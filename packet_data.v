==> flow/design.v <==
`timescale 1ns / 1ps
module packet_data #(
    parameter data_width = 8,
    parameter depth = 64
)(
    input wire clk,
    input wire rst,
    input wire [data_width-1:0] s_axis_data,  
    input wire s_axis_valid,
    output reg s_axis_ready,
    input wire s_axis_last,
    input wire [data_width + data_width-1 :0] packet_config,
    output reg [data_width-1 : 0] m_axis_data,
    output reg m_axis_valid,
    input wire m_axis_ready,
    output reg m_axis_last,
    output  full,
    output  empty
);
    reg [data_width-1:0] mem_1 [depth-1:0];
    reg [data_width-1:0] mem_2 [depth-1:0];
    reg mem_3 [depth-1:0];
    reg [data_width-1:0] wr_ptr;
    reg [data_width-1:0] rd_ptr;
    reg [data_width:0] wr_ptr2;
    assign full = (wr_ptr == depth)?1:0;
    assign empty = (wr_ptr == 0)?1:0;
    wire [data_width-1:0] k;
    wire [data_width-1:0] len;
    assign {k, len} = packet_config;
    integer i;
  initial
  begin
    for(i = 0; i < depth; i = i + 1)
    begin
      mem_1[i] = 0;
      mem_2[i] = 0;
      mem_3[i] = 0;
    end
  end
     always@(posedge clk) begin
       if(rst) begin
         s_axis_ready <= 0;
       end else begin
         s_axis_ready <= 1;
       end
     end
    always @(posedge clk or posedge rst) begin
        if (rst) begin
            wr_ptr <= 0;
        end else begin
            if (s_axis_valid && s_axis_ready && ~full) begin
                mem_1[wr_ptr] <= s_axis_data;
                mem_3[wr_ptr] <= s_axis_last;
                if (wr_ptr > len-1-k) begin
                    mem_2[wr_ptr2] <= s_axis_data;
                    wr_ptr2 <= wr_ptr2 + 1;
                end else begin
                wr_ptr2 <= 0;
                end
                wr_ptr <= wr_ptr + 1;
            end
            if (s_axis_last) begin
                wr_ptr <= 0;
            end
        end
    end
    always @(posedge clk or posedge rst) begin
        if (rst) begin
            m_axis_data <= 0;
            m_axis_valid <= 0;
            m_axis_last <= 0;
            rd_ptr <= 0;
        end else begin
            if (m_axis_ready && ~empty) begin
                m_axis_valid <= 1;
                m_axis_data <= mem_1[rd_ptr] + mem_2[rd_ptr];
                m_axis_last <= mem_3[rd_ptr];
                rd_ptr <= rd_ptr + 1;
                if (rd_ptr == len - 1) begin
                    rd_ptr <= 0;
            end else begin
                m_axis_valid <= 0;
                m_axis_data  <= 0;
            end
        end
    end
 end
endmodule
* Reports on packet_data
The steps from the RTL of packet_data to its reports follow in flow order.
Line numbers count from 1 in the design file above.
The mark -- stands for no value.
- Top :: packet_data
- Clock :: clk
- Standard-cell library :: sky130hd
- Library corner :: tt_025C_1v80

* After elaboration
Counts by Yosys on the flattened word-level netlist (proc, flatten, opt, wreduce). Print and check cells are left out. Cells with the same type and inputs are merged into one.
- Flip-flop bits (word level) :: 1124
- Input bits :: 29
- Output and inout bits :: 13
- $add $sub $neg :: 6
- $lt $le $gt $ge :: 1
- Equality and inequality tests :: 191
- Mux-type cells :: 13
- Bitwise gates (word level) :: 3
- Reductions and logical operators :: 137
** Operator list (number)
- 8-bit case mux with 64-bit select :: 2
- 6-bit == test (second input constant) :: 96
- 6-bit by 5-bit == test with 1-bit output (second input constant) :: 48
- 4-bit AND reduction :: 64
- 3-bit AND reduction :: 64
- 6-bit by 4-bit == test with 1-bit output (second input constant) :: 24
- 6-bit by 3-bit == test with 1-bit output (second input constant) :: 12
- 1-bit case mux with 64-bit select :: 1
- 8-bit 2-to-1 mux :: 6
- 6-bit by 2-bit == test with 1-bit output (second input constant) :: 6
- 32-bit by 8-bit subtractor with 32-bit output :: 1
- 8-bit by 32-bit greater-than comparator with 1-bit output :: 1
- 8-bit by 32-bit == test with 1-bit output :: 1
- 6-bit by 1-bit == test with 1-bit output (second input constant) :: 3
- 6-bit logical NOT :: 3
- 8-bit by 1-bit adder with 8-bit output (second input constant) :: 2
- 8-bit by 1-bit subtractor with 9-bit output (second input constant) :: 1
- 9-bit by 1-bit adder with 9-bit output (second input constant) :: 1
- 8-bit by 7-bit == test with 1-bit output (second input constant) :: 1
- 8-bit adder :: 1
- 8-bit logical NOT :: 1
- 1-bit 2-to-1 mux :: 4
- 1-bit logical AND :: 3
- 1-bit NOT :: 3
- 2-bit AND reduction :: 1
- 2-bit nonzero test :: 1

* Depth
Depth = most cells in a row (Yosys ltp): at word level without a register or memory, in the mapped netlist without a sequential cell, where the memories' decode and read muxes count.
- Word-level depth :: 7
- ABC_AREA :: 0
- Mapped depth :: 21
- Mapped depth without buffers :: 19

* Synthesis result
Yosys stat after the flow's synthesis: flattened, memories mapped to cells. It holds for the ABC_AREA given above (unset counts as 0); a run with the other value may have another netlist.
Totals and module areas in this step are rounded.
- Standard cells after synthesis :: 2792
- Chip area (Yosys) :: 43900 sq um
- Sequential area :: 33500 sq um
- Flip-flops :: 1121
- Buffers :: 144
** Cell types
- sky130_fd_sc_hd__edfxtp_1 :: number 1094, total area 3.29E+04 sq um
- sky130_fd_sc_hd__a22oi_1 :: number 459, total area 3.45E+03 sq um
- sky130_fd_sc_hd__nand2_1 :: number 207, total area 776.995 sq um
- sky130_fd_sc_hd__dfrtp_1 :: number 26, total area 650.624 sq um
- sky130_fd_sc_hd__nor2_1 :: number 158, total area 593.069 sq um
- sky130_fd_sc_hd__ha_1 :: number 44, total area 550.528 sq um
- sky130_fd_sc_hd__nand4_1 :: number 76, total area 475.456 sq um
- sky130_fd_sc_hd__nor4_1 :: number 68, total area 425.408 sq um
- sky130_fd_sc_hd__nor3_1 :: number 83, total area 415.398 sq um
- sky130_fd_sc_hd__clkbuf_1 :: number 105, total area 394.128 sq um
- sky130_fd_sc_hd__and3_1 :: number 45, total area 281.52 sq um
- sky130_fd_sc_hd__nand3_1 :: number 51, total area 255.245 sq um
- sky130_fd_sc_hd__xor2_1 :: number 20, total area 175.168 sq um
- sky130_fd_sc_hd__a21oi_1 :: number 32, total area 160.154 sq um
- sky130_fd_sc_hd__mux2_2 :: number 14, total area 157.651 sq um
- sky130_fd_sc_hd__nand3b_1 :: number 20, total area 150.144 sq um
- sky130_fd_sc_hd__inv_1 :: number 39, total area 146.39 sq um
- sky130_fd_sc_hd__xnor2_1 :: number 15, total area 131.376 sq um
Not listed: further types 61, cells in them 236.

* Path before layout
OpenSTA on the mapped netlist: ideal clock, no wires. The path of least setup slack (recovery checks aside). Input and output delay are each 20% of the period. Register names are those of the netlist, which keeps one name where synthesis merged equal registers.
- Kind :: input-to-reg
- Start point :: input port packet_config[2]
- End point :: register mem_2[16][0]
- Clock period :: 5.41 ns
- External input delay :: 1.082 ns
- Setup time :: 0.395 ns
- Launch time at the first pin :: 1.082 ns
- Arrival :: 5.036 ns
- Required time :: 5.015 ns
- Slack :: -0.021 ns
- Path delay :: 4.349 ns
- Stages :: 15
- Path buffers :: 1
- Synthesis period reached :: 5.431 ns
"path delay" = arrival - input delay + setup time.
"stages" counts driving pins, that of a launching flip-flop among them; a cell with two outputs on the path counts twice.
"synthesis period reached" is the clock period less the worst setup slack; recovery checks do not enter. This is arithmetic on one report: input and output delays are still those of the set period (20% each).
The rows between start and end are the longest chain of elaborated cells between them; the timing report does not say that the signal goes this way. Where chains are equally long, one stands for them.
Each line given opens the expression or statement behind the cell; cells for indexed reads and writes are added by Yosys, which also makes memories of some case tables.
- Cell sequence :: sky130_fd_sc_hd__or4_4 sky130_fd_sc_hd__nor4_2 sky130_fd_sc_hd__xor2_1 sky130_fd_sc_hd__ha_1 sky130_fd_sc_hd__a21o_1 sky130_fd_sc_hd__o21bai_1 sky130_fd_sc_hd__nand2b_1 sky130_fd_sc_hd__ha_1 sky130_fd_sc_hd__nor4b_1 sky130_fd_sc_hd__nand2_1 sky130_fd_sc_hd__nor3_1 sky130_fd_sc_hd__o2111a_1 sky130_fd_sc_hd__o21ai_1 sky130_fd_sc_hd__clkbuf_1 sky130_fd_sc_hd__nor4_1
- Length of the longest elaborated chain :: 4
- Elaborated cells between the ends (all ways) :: 4
** Ends and longest elaborated chain, post-synthesis
- from (decl) :: RTL line 12 : input wire [data_width + data_width-1 :0] packet_config,
- 8-bit by 1-bit subtractor with 9-bit output :: RTL line 55 : if (wr_ptr > len-1-k) begin
- 32-bit by 8-bit subtractor with 32-bit output :: RTL line 55
- 8-bit by 32-bit greater-than comparator with 1-bit output :: RTL line 55
- 4-bit AND reduction
- to (assign) :: RTL line 56 : mem_2[wr_ptr2] <= s_axis_data;
- to (decl) :: RTL line 21 : reg [data_width-1:0] mem_2 [depth-1:0];

* Path in the finished layout
Path of least setup slack in the final report of run A (OpenROAD, finished layout, wires in). Where an end is a register, its clock arrival counts in the times.
- Kind :: reg-to-reg
- Start point :: register rd_ptr[0]
- End point :: register m_axis_data[7]
- Clock period :: 5.82 ns
- Setup time :: 0.06 ns
- Launch time at the first pin :: 0.75 ns
- Arrival :: 6.58 ns
- Required time :: 6.54 ns
- Slack :: -0.04 ns
- Stages :: 18
- Path buffers :: 2
The rows between start and end are the longest chain of elaborated cells between them; the timing report does not say that the signal goes this way. Where chains are equally long, one stands for them.
A register here has more assigning lines than the two given.
- Cell sequence :: sky130_fd_sc_hd__dfrtp_1 sky130_fd_sc_hd__inv_1 sky130_fd_sc_hd__ha_1 sky130_fd_sc_hd__buf_4 sky130_fd_sc_hd__nand3b_2 sky130_fd_sc_hd__nor2_1 sky130_fd_sc_hd__buf_4 sky130_fd_sc_hd__a22oi_1 sky130_fd_sc_hd__nand2_1 sky130_fd_sc_hd__nor4_1 sky130_fd_sc_hd__nand4_1 sky130_fd_sc_hd__mux2_2 sky130_fd_sc_hd__ha_1 sky130_fd_sc_hd__a21oi_1 sky130_fd_sc_hd__o21ai_0 sky130_fd_sc_hd__or3_1 sky130_fd_sc_hd__a211oi_1 sky130_fd_sc_hd__a211o_1
- Length of the longest elaborated chain :: 5
- Elaborated cells between the ends (all ways) :: 71
** Ends and longest elaborated chain, after layout
- from (decl) :: RTL line 24 : reg [data_width-1:0] rd_ptr;
- from (assign) :: RTL line 73 : rd_ptr <= 0;
- from (assign) :: RTL line 79 : rd_ptr <= rd_ptr + 1;
- 6-bit == test :: RTL line 77 : m_axis_data <= mem_1[rd_ptr] + mem_2[rd_ptr];
- 8-bit case mux with 64-bit select :: RTL line 77
- 8-bit 2-to-1 mux :: RTL line 75 : if (m_axis_ready && ~empty) begin
- 8-bit adder :: RTL line 77
- 8-bit 2-to-1 mux :: RTL line 80 : if (rd_ptr == len - 1) begin
- to (assign) :: RTL line 77
- to (assign) :: RTL line 84 : m_axis_data  <= 0;
- to (decl) :: RTL line 13 : output reg [data_width-1 : 0] m_axis_data,

Hand-over note for packet_data

Settings and measured results of 2 stored flow runs for module packet_data (sky130hd), not sorted in any way. The constraints put input and output delay at 20% of the set period each and load the outputs with 0.01 pF.
"reached clock period": clock period set for the run, less the worst setup slack. It is reckoned from that one timing run; input and output delays stay at 20% of the period that was set.
"critical setup path time": the worst setup path's part of the clock period (all of it between registers, 20% less for each end at a port) less its slack. A launch clock that arrives late makes it longer, a capture clock that arrives late makes it shorter.
"power" rests on the timing tool's default activity at the inputs, not on a simulated workload.
Results are given in rounded form.

** Run A
- Settings :: period_ns=5.82; CORE_UTILIZATION=38; PLACE_DENSITY_LB_ADDON=0.05; CORE_MARGIN=2; ABC_AREA=0; CTS_CLUSTER_DIAMETER=34; CAP_MARGIN=40; MIN_ROUTING_LAYER=met1; SLEW_MARGIN=20
- Area inside the die boundary :: 118000 sq um
- Sum of negative setup slack :: -0.040 ns
- Area of the standard cells in the finished layout :: 56500 sq um
- Critical setup path time :: 5.86 ns
- Class of the worst setup path :: reg-to-reg
- Chip area after synthesis (Yosys) :: 43900 sq um
- Utilization in the final report :: 49.4%
- Worst hold slack in the final report :: 0.474 ns
- Reached clock period :: 5.860 ns
- Power :: 25.5 mW
- Setup slack of the worst path :: -0.040 ns

** Run B
- Settings :: period_ns=9.55; CORE_UTILIZATION=67; SETUP_SLACK_MARGIN=1.71; CORE_ASPECT_RATIO=1.03; GPL_TIMING_DRIVEN=0; SLEW_MARGIN=10; MIN_ROUTING_LAYER=met2; CAP_MARGIN=20; CORE_MARGIN=2
- Outcome :: did not finish, routing stopped with GRT-0116

End of note.
